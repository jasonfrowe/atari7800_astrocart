==> flow/design.v <==
module a78_header_parser (
    input wire clk,
    input wire reset_n,
    input wire start_parse,           
    input wire [7:0] header_byte,     
    input wire header_byte_valid,     
    output reg parse_done,           
    output reg [255:0] cart_name,     
    output reg [31:0] cart_size,      
    output reg [15:0] cart_type,      
    output reg cart_has_pokey,        
    output reg cart_has_ram,          
    output reg [15:0] pokey_addr,     
    output reg [7:0] controller_1,    
    output reg [7:0] controller_2,    
    output reg tv_type                
);
    reg [7:0] byte_count;
    reg [7:0] header_buffer [0:127];
    localparam IDLE = 0;
    localparam RECEIVING = 1;
    localparam PARSING = 2;
    localparam DONE = 3;
    reg [1:0] state;
    always @(posedge clk or negedge reset_n) begin
        if (!reset_n) begin
            state <= IDLE;
            byte_count <= 0;
            parse_done <= 0;
            cart_name <= 256'd0;
            cart_size <= 32'd0;
            cart_type <= 16'd0;
            cart_has_pokey <= 0;
            cart_has_ram <= 0;
            pokey_addr <= 16'd0;
            controller_1 <= 8'd0;
            controller_2 <= 8'd0;
            tv_type <= 0;
        end else begin
            case (state)
                IDLE: begin
                    parse_done <= 0;
                    if (start_parse) begin
                        byte_count <= 0;
                        state <= RECEIVING;
                    end
                end
                RECEIVING: begin
                    if (header_byte_valid) begin
                        header_buffer[byte_count] <= header_byte;
                        if (byte_count == 127) begin
                            state <= PARSING;
                        end else begin
                            byte_count <= byte_count + 1;
                        end
                    end
                end
                PARSING: begin
                    cart_name[255:248] <= header_buffer[17];
                    cart_name[247:240] <= header_buffer[18];
                    cart_name[239:232] <= header_buffer[19];
                    cart_name[231:224] <= header_buffer[20];
                    cart_name[223:216] <= header_buffer[21];
                    cart_name[215:208] <= header_buffer[22];
                    cart_name[207:200] <= header_buffer[23];
                    cart_name[199:192] <= header_buffer[24];
                    cart_name[191:184] <= header_buffer[25];
                    cart_name[183:176] <= header_buffer[26];
                    cart_name[175:168] <= header_buffer[27];
                    cart_name[167:160] <= header_buffer[28];
                    cart_name[159:152] <= header_buffer[29];
                    cart_name[151:144] <= header_buffer[30];
                    cart_name[143:136] <= header_buffer[31];
                    cart_name[135:128] <= header_buffer[32];
                    cart_name[127:120] <= header_buffer[33];
                    cart_name[119:112] <= header_buffer[34];
                    cart_name[111:104] <= header_buffer[35];
                    cart_name[103:96]  <= header_buffer[36];
                    cart_name[95:88]   <= header_buffer[37];
                    cart_name[87:80]   <= header_buffer[38];
                    cart_name[79:72]   <= header_buffer[39];
                    cart_name[71:64]   <= header_buffer[40];
                    cart_name[63:56]   <= header_buffer[41];
                    cart_name[55:48]   <= header_buffer[42];
                    cart_name[47:40]   <= header_buffer[43];
                    cart_name[39:32]   <= header_buffer[44];
                    cart_name[31:24]   <= header_buffer[45];
                    cart_name[23:16]   <= header_buffer[46];
                    cart_name[15:8]    <= header_buffer[47];
                    cart_name[7:0]     <= header_buffer[48];
                    cart_size[7:0]    <= header_buffer[49];
                    cart_size[15:8]   <= header_buffer[50];
                    cart_size[23:16]  <= header_buffer[51];
                    cart_size[31:24]  <= header_buffer[52];
                    cart_type[7:0]    <= header_buffer[53];
                    cart_type[15:8]   <= header_buffer[54];
                    if (header_buffer[54][7]) begin   
                        cart_has_pokey <= 1;
                        pokey_addr <= 16'h0800;
                    end else if (header_buffer[54][2]) begin   
                        cart_has_pokey <= 1;
                        pokey_addr <= 16'h0440;
                    end else if (header_buffer[53][6]) begin   
                        cart_has_pokey <= 1;
                        pokey_addr <= 16'h0450;
                    end else if (header_buffer[53][0]) begin   
                        cart_has_pokey <= 1;
                        pokey_addr <= 16'h4000;
                    end else begin
                        cart_has_pokey <= 0;
                        pokey_addr <= 16'h0000;
                    end
                    cart_has_ram <= header_buffer[53][5] | header_buffer[53][2];
                    controller_1 <= header_buffer[55];
                    controller_2 <= header_buffer[56];
                    tv_type <= header_buffer[57][0];
                    state <= DONE;
                end
                DONE: begin
                    parse_done <= 1;
                    state <= IDLE;
                end
                default: state <= IDLE;
            endcase
        end
    end
endmodule
module game_loader (
    input wire clk,
    input wire reset_n,
    input wire [3:0] game_select,     
    input wire load_game,             
    output reg load_complete,         
    output reg load_error,            
    output wire [255:0] game_name,
    output wire [31:0] game_size,
    output wire [15:0] cart_type,
    output wire has_pokey,
    output wire [15:0] pokey_addr,
    output wire [7:0] controller_1,
    output wire [7:0] controller_2,
    output wire tv_type,
    output reg psram_write_req,
    output reg [21:0] psram_addr,
    output reg [7:0] psram_data,
    input wire psram_busy,
    output reg sd_read_req,
    output reg [31:0] sd_block_addr,
    input wire [7:0] sd_data,
    input wire sd_data_valid,
    input wire sd_busy
);
    localparam IDLE = 0;
    localparam READ_HEADER = 1;
    localparam PARSE_HEADER = 2;
    localparam LOAD_ROM = 3;
    localparam DONE = 4;
    localparam ERROR = 5;
    reg [2:0] state;
    reg [7:0] header_byte;
    reg header_byte_valid;
    reg start_parse;
    wire parse_done;
    reg [21:0] write_addr;
    reg [15:0] byte_counter;
    a78_header_parser parser (
        .clk(clk),
        .reset_n(reset_n),
        .start_parse(start_parse),
        .header_byte(header_byte),
        .header_byte_valid(header_byte_valid),
        .parse_done(parse_done),
        .cart_name(game_name),
        .cart_size(game_size),
        .cart_type(cart_type),
        .cart_has_pokey(has_pokey),
        .pokey_addr(pokey_addr),
        .cart_has_ram(),           
        .controller_1(controller_1),
        .controller_2(controller_2),
        .tv_type(tv_type)
    );
    always @(posedge clk or negedge reset_n) begin
        if (!reset_n) begin
            state <= IDLE;
            load_complete <= 0;
            load_error <= 0;
            sd_read_req <= 0;
            psram_write_req <= 0;
            write_addr <= 0;
        end else begin
            sd_read_req <= 0;
            psram_write_req <= 0;
            header_byte_valid <= 0;
            start_parse <= 0;
            case (state)
                IDLE: begin
                    load_complete <= 0;
                    load_error <= 0;
                    if (load_game) begin
                        sd_block_addr <= 32'd1 + (game_select * 32'd100);  
                        byte_counter <= 0;
                        write_addr <= 0;
                        state <= READ_HEADER;
                    end
                end
                READ_HEADER: begin
                    if (!sd_busy) begin
                        sd_read_req <= 1;
                    end
                    if (sd_data_valid) begin
                        header_byte <= sd_data;
                        header_byte_valid <= 1;
                        byte_counter <= byte_counter + 1;
                        if (byte_counter == 127) begin
                            start_parse <= 1;
                            state <= PARSE_HEADER;
                        end
                    end
                end
                PARSE_HEADER: begin
                    if (parse_done) begin
                        byte_counter <= 0;
                        write_addr <= 22'h004000;   
                        state <= LOAD_ROM;
                    end
                end
          LOAD_ROM: begin
                    if (!sd_busy && !psram_busy) begin
                        sd_read_req <= 1;
                    end
                    if (sd_data_valid && !psram_busy) begin
                        psram_addr <= write_addr;
                        psram_data <= sd_data;
                        psram_write_req <= 1;
                        write_addr <= write_addr + 1;
                        byte_counter <= byte_counter + 1;
                        if (byte_counter >= game_size[15:0]) begin
                            state <= DONE;
                        end
                    end
                end
                DONE: begin
                    load_complete <= 1;
                    state <= IDLE;
                end
                ERROR: begin
                    load_error <= 1;
                    state <= IDLE;
                end
                default: state <= IDLE;
            endcase
        end
    end
endmodule
# Tool chain data of game_loader
# What the tools print for game_loader, step after step.
# Lines are those of the file above, counted from 1.
# Cell names lack the library's common part.
# A cell with - has no value.
[setup]
top = "game_loader"
clock = "clk"
cell_library = "sky130hd"
lib_corner = "tt_025C_1v80"

# Elaborated design
# Counts by Yosys on the flattened word-level netlist (proc, flatten, opt, wreduce). Print and check cells are left out. Cells with the same type and inputs are merged into one.
[word_totals]
ff_bits = 787
input_bits = 18
elab_cells = 272
[op_classes]
addsub = 4
multipliers = 1
cmp = 1
eq_ne = 61
mux = 42
reduce_logical = 63
[ops]
columns = ["op", "n"]
rows = [
  ["7-bit by 6-bit equality test with 1-bit output (second input constant)", 26],
  ["4-bit AND reduction", 44],
  ["16-bit 2-to-1 mux", 7],
  ["7-bit by 5-bit equality test with 1-bit output (second input constant)", 15],
  ["22-bit case mux with 3-bit select", 1],
  ["22-bit 2-to-1 mux", 3],
  ["16-bit case mux with 4-bit select", 1],
  ["4-bit by 5-bit multiplier with 9-bit output (second input constant)", 1],
  ["8-bit 2-to-1 mux", 3],
  ["22-bit by 1-bit adder with 22-bit output (second input constant)", 1],
  ["3-bit 2-to-1 mux", 6],
  ["16-bit by 1-bit adder with 16-bit output (second input constant)", 1],
  ["16-bit >= comparator", 1],
  ["16-bit by 7-bit equality test with 1-bit output (second input constant)", 1],
  ["2-bit != test (second input constant)", 8],
  ["8-bit case mux with 2-bit select", 1],
  ["15-bit 2-to-1 mux", 1],
  ["1-bit by 11-bit adder with 12-bit output (first input constant)", 1],
  ["6-bit AND reduction", 2],
  ["3-bit case mux with 4-bit select", 1],
  ["1-bit 2-to-1 mux", 10],
  ["3-bit AND reduction", 3],
  ["2-bit nonzero test", 4],
  ["4-bit nonzero test", 2],
  ["8-bit by 1-bit adder with 8-bit output (second input constant)", 1],
  ["8-bit by 7-bit equality test with 1-bit output (second input constant)", 1],
  ["2-bit case mux with 4-bit select", 1],
  ["1-bit case mux with 2-bit select", 4],
]
# Not listed: further kinds 13, cells in them 21.

# Depth
# Longest topological path by Yosys (ltp), each cell counted once; first at word level (registers and memories cut), then after technology mapping (sequential cells cut; the memories' decode and read muxes count).
[depth]
depth_word = 4
abc_area = 0
mapped_depth = 7

# Netlist
# Source: synth_stat.txt of the flow (Yosys; design flattened, memories mapped). It holds for the ABC_AREA given above (unset counts as 0); a run with the other value may have another netlist.
# Totals and module areas in this step are rounded.
[by_type]
columns = ["cell_type", "n", "type_area_um2"]
rows = [
  ["edfxtp_1", 386, 1.16E+04],
  ["dfrtp_1", 366, 9.16E+03],
  ["mux2_2", 305, 3.43E+03],
  ["ha_1", 31, 387.872],
  ["buf_4", 37, 277.766],
  ["nor2_1", 71, 266.506],
  ["xor2_1", 30, 262.752],
  ["and2_1", 32, 200.192],
  ["nand2_1", 51, 191.434],
  ["clkbuf_1", 35, 131.376],
  ["o21ai_0", 26, 130.125],
  ["inv_1", 30, 112.608],
  ["nand4_1", 17, 106.352],
  ["xnor2_1", 10, 87.584],
  ["and3_1", 13, 81.328],
  ["nand3_1", 16, 80.077],
  ["and4_1", 6, 52.55],
  ["dfstp_2", 2, 52.55],
]
# Not listed: further types 31, cells in them 89.
[synth_totals]
mapped_cells = 1553
synth_area_mm2 = 0.027
ff_cells = 754
# By module: a second synthesis without flattening, with its own total; a netlist apart from the flattened one above.
[unflattened]
hier_cells = 1558
hier_area_mm2 = 0.027
# Rows give one instance, submodules left out.
[by_module]
columns = ["module", "instances", "n_cells", "mod_area_mm2"]
rows = [
  ["a78_header_parser", 1, 1182, 0.023],
  ["game_loader", 1, 376, 0.0046],
]

# Path before layout
# Path of least setup slack by OpenSTA after synthesis, without wires, with an ideal clock, recovery checks aside; 20% of the period is set as input and as output delay. Where synthesis merged equal registers, the netlist keeps one of their names.
[synth_path]
path_kind = "input port to flip-flop"
startpoint = "input game_select[0]"
endpoint = "register sd_block_addr[10]"
tclk_ps = 2720
input_delay_ps = 544
launch_ps = 544
t_arrival_ps = 1690
required_ps = 2462
setup_slack_ps = 772
path_delay_ps = 1404
path_stages = 5
path_buffers = 0
synth_period_reached_ps = 1948
# "path_delay_ps" is the arrival time less input delay plus setup time.
# "path_stages" counts driving pins, that of a launching flip-flop among them; a cell with two outputs on the path counts twice.
# "synth_period_reached_ps" = period - worst setup slack (recovery checks aside). The figure is calculated, with input and output delays left at 20% of the set period.
# Between the ends stands the longest chain of elaborated cells between them, by number of cells; it is not shown to be the way that was timed. Of several equally long chains one is given.
# Each line given opens the expression or statement behind the cell; cells for indexed reads and writes are added by Yosys, which also makes memories of some case tables.
[synth_via]
path_cell_list = "ha_1 -> ha_1 -> fa_1 -> a31oi_1 -> xnor2_1"
elab_chain_len = 2
cone_cells = 2
cone_lines = 1
classes_between = "1 x add/sub; 1 x mul"
[synth_lines]
columns = ["item", "line", "text"]
rows = [
  ["from (decl)", 131, "input wire [3:0] game_select,"],
  ["4-bit by 5-bit multiplier with 9-bit output", 201, "sd_block_addr <= 32'd1 + (game_select * 32'd100);"],
  ["1-bit by 11-bit adder with 12-bit output", 201, ""],
  ["to (assign)", 201, ""],
  ["to (decl)", 148, "output reg [31:0] sd_block_addr,"],
]

# Path in the finished layout
# Path of least setup slack in the final report of entry A (OpenROAD, finished layout, wires in). Where an end is a register, its clock arrival counts in the times.
# The path's times are printed in steps of 10 ps; the period is the one set.
[layout_path]
path_kind = "flip-flop to output port"
startpoint = "register parser.cart_size[30]"
endpoint = "output game_size[30]"
tclk_ps = 2050
launch_ps = 600
t_arrival_ps = 1610
required_ps = 1640
setup_slack_ps = 30
path_stages = 2
path_buffers = 1
[layout_via]
path_cell_list = "dfrtp_1 -> clkdlybuf4s50_1"
elab_chain_len = 0
cone_cells = 0
cone_lines = 0
[layout_lines]
columns = ["item", "line", "text"]
rows = [
  ["from (decl)", 9, "output reg [31:0] cart_size,"],
  ["from (assign)", 31, "cart_size <= 32'd0;"],
  ["from (assign)", 94, "cart_size[31:24]  <= header_buffer[52];"],
  ["to (decl)", 136, "output wire [31:0] game_size,"],
]

# Top module game_loader; platform sky130hd; tools Yosys and OpenROAD; 2 stored runs in no particular order. Input and output delays are each 20% of the period that was set; the output load is 0.01 pF.
# "critical_path_time_ps": the worst setup path's part of the clock period (all of it between registers, 20% less for each end at a port) less its slack. A launch clock that arrives late makes it longer, a capture clock that arrives late makes it shorter.
# "critical_path_time_ps" is known to 10 ps.
# Values from the reports are rounded here.

[[run]]
name = "entry A"
[run.settings]
period_ns = 2.05
CAP_MARGIN = 20
CORE_MARGIN = 2
CORE_UTILIZATION = 40
SLEW_MARGIN = 20
[run.results]
synthesis_area_mm2 = 0.027
stdcell_area_mm2 = 0.036
fin_ws_ps = 35
die_mm2 = 0.07
critical_path_time_ps = 1610
worst_path_kind = "flip-flop to output port"
final_util_pct = 54

[[run]]
name = "entry B"
[run.settings]
period_ns = 2.49
CORE_UTILIZATION = 33
SETUP_SLACK_MARGIN = 0.31
ABC_AREA = 0
GPL_ROUTABILITY_DRIVEN = 0
CTS_CLUSTER_DIAMETER = 144
MIN_ROUTING_LAYER = "met2"
MAX_ROUTING_LAYER = "met4"
CAP_MARGIN = 20
CORE_MARGIN = 2
SLEW_MARGIN = 20
[run.results]
fin_ws_ps = 350
stdcell_area_mm2 = 0.036
die_mm2 = 0.085
final_util_pct = 44
critical_path_time_ps = 1640
worst_path_kind = "flip-flop to output port"
synthesis_area_mm2 = 0.027
